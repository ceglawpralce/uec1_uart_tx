==> flow/design.v <==
module counter #(
    parameter int LIMIT = 4
)(
    input  logic clk,
    input  logic rst_n,
    input  logic enabled,
    output logic overflow
);
logic [31:0] value, value_nxt;
always_ff @(posedge clk or negedge rst_n) begin
    if (!rst_n)
        value <= 'b0;
    else
        value <= value_nxt;
end
always_comb begin
    value_nxt = value;
    overflow  = 1'b0;
    if (enabled) begin
        if (value == LIMIT) begin
            value_nxt = 'b0;
            overflow  = 1'b1;
        end else begin
            value_nxt = value + 1;
        end
    end
end
endmodule
module top (
    input  logic       clk,
    input  logic       rst_n,
    input  logic [7:0] din,
    output logic       tx_buf,
    output logic       tx_done_tick_buf,
    output logic       tx
);
    logic s_tick;
    logic tx_start;
    logic tx_done_tick;
    counter #(
        .LIMIT(16)
    ) u_counter_s_tick (
        .clk(clk),
        .rst_n(rst_n),
        .enabled(1'b1),
        .overflow(s_tick)
    );
    counter #(
        .LIMIT(4096)
    ) u_counter_tx_start (
        .clk(clk),
        .rst_n(rst_n),
        .enabled(~tx_done_tick),  
        .overflow(tx_start)
    );
    uart_tx #(
        .DBIT(8),
        .SB_TICK(16)
    ) u_uart_tx (
        .clk(clk),
        .rst_n(rst_n),
        .tx_start(tx_start),
        .s_tick(s_tick),
        .din(din),
        .tx_done_tick(tx_done_tick),
        .tx(tx)
    );
    uart_tx_out_buffer u_uart_tx_out_buffer (
        .tx_done_tick_in(tx_done_tick),
        .tx_in(tx),
        .rst_n(rst_n),
        .clk(clk),
        .tx_out(tx_buf),
        .tx_done_tick_out(tx_done_tick_buf)
    );
endmodule
module uart_tx #(
    parameter DBIT = 8,  
    parameter SB_TICK = 16  
) (
    input logic clk,
    input logic rst_n,
    input logic tx_start,
    input logic s_tick,
    input logic [7:0] din,
    output logic tx_done_tick,
    output logic tx
);
typedef enum logic [1:0] {
    IDLE,
    START,
    DATA,
    STOP
} state_t;
state_t state, state_nxt;
logic [3:0] s, s_nxt;  
logic [2:0] n, n_nxt;  
logic [7:0] b, b_nxt;  
always_ff @(posedge clk, negedge rst_n)
    if (!rst_n) begin
        state <= IDLE;
        s <= 0;
        n <= 0;
        b <= 0;  
    end else begin
        state <= state_nxt;
        s <= s_nxt;
        n <= n_nxt;
        b <= b_nxt; 
    end
always_comb begin
    state_nxt = state;
    s_nxt = s;
    n_nxt = n;
    b_nxt = b;
    case (state)
        IDLE: begin
            if (tx_start) begin
                state_nxt = START;
                s_nxt = 0;
                b_nxt = din;
            end
        end
        START: begin
            if (s_tick) begin
                if (s == 15) begin
                    state_nxt = DATA;
                    s_nxt = 0;
                    n_nxt = 0;
                end else begin
                    s_nxt = s + 1;
                end
            end
        end
        DATA: begin
            if (s_tick) begin
                if (s == 15) begin
                    s_nxt = 0;
                    b_nxt = b >> 1;
                    if (n == (DBIT - 1)) begin
                        state_nxt = STOP;
                    end else begin
                        n_nxt = n + 1;
                    end
                end else begin
                    s_nxt = s + 1;
                end
            end
        end
        STOP: begin
            if (s_tick) begin
                if (s == (SB_TICK - 1)) begin
                    state_nxt = IDLE;
                end else begin
                    s_nxt = s + 1;
                end
            end
        end
    endcase
end
always_comb begin
    tx_done_tick = 1'b0;
    case (state)
        IDLE: begin
            tx = 1'b1;
        end
        START: begin
            tx = 1'b0;
        end
        DATA: begin
            tx = b[0];
        end
        STOP: begin
            tx = 1'b1;
            if (s_tick) begin
                if (s == (SB_TICK - 1)) begin
                    tx_done_tick = 1'b1;
                end
            end
        end
    endcase
end
endmodule
module uart_tx_out_buffer (
    input logic tx_done_tick_in,
    input logic tx_in,
    input logic rst_n,
    input logic clk,
    output logic tx_out,
    output logic tx_done_tick_out
);
always_ff @(posedge clk or negedge rst_n)  begin
    if (!rst_n) begin
        tx_out <= 1'b1;
        tx_done_tick_out <= 1'b0;
    end
    else begin
        tx_out <= tx_in;
        tx_done_tick_out <= tx_done_tick_in;
    end
end
endmodule
### From RTL to reports: top

Tool output for the design above, in the order of the flow.
Lines are those of the file above, counted from 1.
Operators carry their Yosys type and port widths (W data, S select, Z words).
Library cell names are shortened.
A cell with n/a has no value.

| design | value |
|---|---|
| top | top |
| clock port | clk |
| standard-cell library | sky130hd |
| library corner | tt_025C_1v80 |

### Elaborated design

Source: Yosys, flattened and elaborated, memories not mapped. Widths are those after wreduce. Registers that Yosys merges into a memory's read port (data or address) are not register bits. Print and check cells do not count. Equal cells are merged and count once.

| word-level totals | value |
|---|---|
| flip-flop bits (word level) | 83 |
| input bits | 10 |
| output and inout port bits | 3 |
| cells after elaboration | 75 |

| cells by class | value |
|---|---|
| $add $sub $neg | 4 |
| equal/unequal tests | 18 |
| muxes and demuxes | 34 |
| bitwise gates (word level) | 2 |
| reductions and logical operators | 9 |

Operators with widths:

| operator | number |
|---|---|
| $add A32 B1 Y32 const B | 2 |
| $mux W32 | 2 |
| $eq A32 B13 Y1 const B | 1 |
| $eq A32 B5 Y1 const B | 1 |
| $mux W8 | 3 |
| $mux W4 | 5 |
| $pmux W8 S2 | 1 |
| $mux W2 | 8 |
| $mux W3 | 5 |
| $ne A2 B2 Y1 const B | 6 |
| $pmux W4 S3 | 1 |
| $ne A2 B1 Y1 const B | 5 |
| $reduce_and A4 Y1 | 2 |
| $reduce_and A8 Y1 | 1 |
| $pmux W2 S4 | 1 |
| $reduce_or A2 Y1 | 3 |
| $reduce_and A6 Y1 | 1 |
| $pmux W3 S2 | 1 |
| $mux W1 | 5 |
| $eq A2 B2 Y1 const B | 2 |
| $add A4 B1 Y4 const B | 1 |
| $eq A4 B4 Y1 const B | 1 |
| $add A3 B1 Y3 const B | 1 |
| $eq A3 B3 Y1 const B | 1 |
| $reduce_or A3 Y1 | 1 |
| $pmux W1 S3 | 1 |
| $not A1 Y1 | 2 |
| $eq A2 B1 Y1 const B | 1 |

Other operator kinds: 2; their cells: 2.

### Logic depth

Yosys ltp: most cells in a row. Word level: on the elaborated netlist, between registers, memories and ports. Mapped: between sequential cells and ports; inverters and the memories' decode and read muxes count.

| logic depth | value |
|---|---|
| depth after elaboration | 7 |
| ABC_AREA | 0 |
| gate-level depth with buffers | 8 |
| depth with buffers taken out | 7 |

### Mapped cells and area

Yosys stat after the flow's synthesis: flattened, memories mapped to cells. It holds for the ABC_AREA given above (unset counts as 0); a run with the other value may have another netlist.

Cell types:

| type | number | area in all (um^2) |
|---|---|---|
| dfrtp_1 | 83 | 2.08E+03 |
| xor2_1 | 31 | 271.51 |
| xnor2_1 | 23 | 201.443 |
| nand3_1 | 26 | 130.125 |
| nand2_1 | 32 | 120.115 |
| o21ai_0 | 22 | 110.106 |
| nor4_4 | 5 | 106.352 |
| nor2_1 | 25 | 93.84 |
| and4_1 | 10 | 87.584 |
| ha_1 | 7 | 87.584 |
| nor4_1 | 14 | 87.584 |
| and3_1 | 12 | 75.072 |
| nand4_1 | 12 | 75.072 |
| a221o_1 | 7 | 70.067 |
| nor3_1 | 14 | 70.067 |
| dfstp_2 | 2 | 52.55 |
| inv_1 | 13 | 48.797 |
| nand4_4 | 2 | 42.541 |

Not listed: further types 39, cells in them 64.

| mapped netlist | value |
|---|---|
| standard cells after synthesis | 404 |
| chip area (Yosys) | 0.0043179 mm^2 |
| sequential part of the area | 0.0021295 mm^2 |
| flip-flop cells | 85 |

By module: a second synthesis without flattening, with its own total; a netlist apart from the flattened one above.

| unflattened totals | value |
|---|---|
| cells (unflattened synthesis) | 397 |
| area total of the unflattened synthesis | 0.0042291 mm^2 |

Rows give one instance, submodules left out.

Modules:

| module | instances | cells | area (mm^2) | sequential area (mm^2) |
|---|---|---|---|---|
| counter (LIMIT=16) | 1 | 143 | 0.0015803 | 0.0008008 |
| counter (LIMIT=4096) | 1 | 143 | 0.0015653 | 0.0008008 |
| uart_tx | 1 | 107 | 0.0010247 | 0.0004767 |
| uart_tx_out_buffer | 1 | 2 | 0.0000513 | 0.0000513 |
| top | 1 | 2 | 0.0000075 | 0 |

### Path before layout

OpenSTA on the mapped netlist: ideal clock, no wires. The path of least setup slack (recovery checks aside). Input and output delay are each 20% of the period. Register names are those of the netlist, which keeps one name where synthesis merged equal registers.

| timing path post-synthesis | value |
|---|---|
| path type | register -> register |
| start point | register u_counter_tx_start.value[0] |
| end point | register u_uart_tx.s[3] |
| clock period | 3.04 ns |
| arrival time | 1.948 ns |
| required time | 2.916 ns |
| slack | 0.968 ns |
| path delay | 2.072 ns |
| stages on the path | 9 |
| buffers on the path | 1 |
| period reached after synthesis | 2.072 ns |

"path delay" = arrival - input delay + setup time.
"stages on the path" counts driving pins, that of a launching flip-flop among them; a cell with two outputs on the path counts twice.
"period reached after synthesis" is the clock period less the worst setup slack; recovery checks do not enter. This is arithmetic on one report: input and output delays are still those of the set period (20% each).
The rows between start and end are the longest chain of elaborated cells between them; the timing report does not say that the signal goes this way. Where chains are equally long, one stands for them.
Each line given opens the expression or statement behind the cell; cells for indexed reads and writes are added by Yosys, which also makes memories of some case tables.

| between the ends, post-synthesis | value |
|---|---|
| cell sequence | dfrtp_1 inv_1 ha_1 nor4b_1 nand4_1 o21ai_2 clkbuf_2 o21ai_0 a211o_1 |
| cells in the longest elaborated chain | 5 |
| elaborated cells between the ends (all ways) | 7 |
| source lines of those cells | 4 |
| those cells by class | eq/ne (2); mux (4); reduce/logical (1) |

Ends and longest elaborated chain, post-synthesis:

| item | RTL line | RTL |
|---|---|---|
| from (decl) | 9 | `logic [31:0] value, value_nxt;` |
| from (assign) | 12 | `value <= 'b0;` |
| from (assign) | 14 | `value <= value_nxt;` |
| $eq A32 B13 Y1 | 20 | `if (value == LIMIT) begin` |
| $mux W1 | 20 |  |
| $mux W1 | 19 | `if (enabled) begin` |
| $mux W4 | 118 | `if (tx_start) begin` |
| $pmux W4 S3 | 116 | `case (state)` |
| to (assign) | 102 | `s <= 0;` |
| to (assign) | 107 | `s <= s_nxt;` |
| to (decl) | 96 | `logic [3:0] s, s_nxt;` |

### Path in the finished layout

Path of least setup slack in the final report of flow run 1 (OpenROAD, finished layout, wires in). Where an end is a register, its clock arrival counts in the times.

| timing path post-layout | value |
|---|---|
| path type | register -> register |
| start point | register u_counter_tx_start.value[0] |
| end point | register u_uart_tx.s[0] |
| clock period | 3.09 ns |
| arrival time | 2.73 ns |
| required time | 3.33 ns |
| slack | 0.60 ns |
| stages on the path | 9 |
| buffers on the path | 1 |

The rows between start and end are the longest chain of elaborated cells between them; the timing report does not say that the signal goes this way. Where chains are equally long, one stands for them.

| between the ends, post-layout | value |
|---|---|
| cell sequence | dfrtp_1 inv_1 ha_1 nor4b_1 nand4_1 o21ai_2 clkbuf_2 o21ai_0 mux2_2 |
| cells in the longest elaborated chain | 5 |
| elaborated cells between the ends (all ways) | 7 |
| source lines of those cells | 4 |
| those cells by class | eq/ne (2); mux (4); reduce/logical (1) |

Ends and longest elaborated chain, post-layout:

| item | RTL line | RTL |
|---|---|---|
| from (decl) | 9 | `logic [31:0] value, value_nxt;` |
| from (assign) | 12 | `value <= 'b0;` |
| from (assign) | 14 | `value <= value_nxt;` |
| $eq A32 B13 Y1 | 20 | `if (value == LIMIT) begin` |
| $mux W1 | 20 |  |
| $mux W1 | 19 | `if (enabled) begin` |
| $mux W4 | 118 | `if (tx_start) begin` |
| $pmux W4 S3 | 116 | `case (state)` |
| to (assign) | 102 | `s <= 0;` |
| to (assign) | 107 | `s <= s_nxt;` |
| to (decl) | 96 | `logic [3:0] s, s_nxt;` |

==> runs of top <==
Top module top; platform sky130hd; tools Yosys and OpenROAD; 2 stored runs in no particular order. Input and output delays are each 20% of the period that was set; the output load is 0.01 pF.
"period reached" is the run's clock period less its worst setup slack. It is reckoned from that one timing run; input and output delays stay at 20% of the period that was set.
"time of the worst setup path": the worst setup path's part of the clock period (all of it between registers, 20% less for each end at a port) less its slack. A launch clock that arrives late makes it longer, a capture clock that arrives late makes it shorter.
"power consumption": no workload was simulated; the value follows from the tool's default switching activity.

#### Flow run 1

| setting | value |
|---|---|
| period_ns | `3.09` |
| CORE_UTILIZATION | `71` |
| PLACE_DENSITY | `0.88` |
| TNS_END_PERCENT | `75` |
| GPL_TIMING_DRIVEN | `0` |
| CTS_CLUSTER_DIAMETER | `385` |
| MIN_ROUTING_LAYER | `met1` |
| CAP_MARGIN | `20` |
| CORE_MARGIN | `2` |
| SLEW_MARGIN | `20` |

| result | value |
|---|---|
| area of the synthesized netlist | 0.0043179 mm^2 |
| die size | 0.0067215 mm^2 |
| standard-cell area after routing | 0.0047959 mm^2 |
| utilization after layout | 81.5% |
| setup slack of the worst path | 0.603 ns |
| sum of negative setup slack | 0.000 ns |
| power consumption | 2094 µW |
| period reached | 2.487 ns |
| time of the worst setup path | 2.49 ns |
| class of the worst setup path | register -> register |

#### Flow run 2

| setting | value |
|---|---|
| period_ns | `2.6` |
| CORE_UTILIZATION | `48` |
| CAP_MARGIN | `20` |
| CORE_MARGIN | `2` |
| SLEW_MARGIN | `20` |

| result | value |
|---|---|
| area of the synthesized netlist | 0.0043179 mm^2 |
| die size | 0.0097703 mm^2 |
| standard-cell area after routing | 0.0047921 mm^2 |
| utilization after layout | 54.9% |
| setup slack of the worst path | 0.282 ns |
| sum of negative setup slack | 0.000 ns |
| power consumption | 2327 µW |
| period reached | 2.318 ns |
| time of the worst setup path | 2.32 ns |
| class of the worst setup path | register -> register |
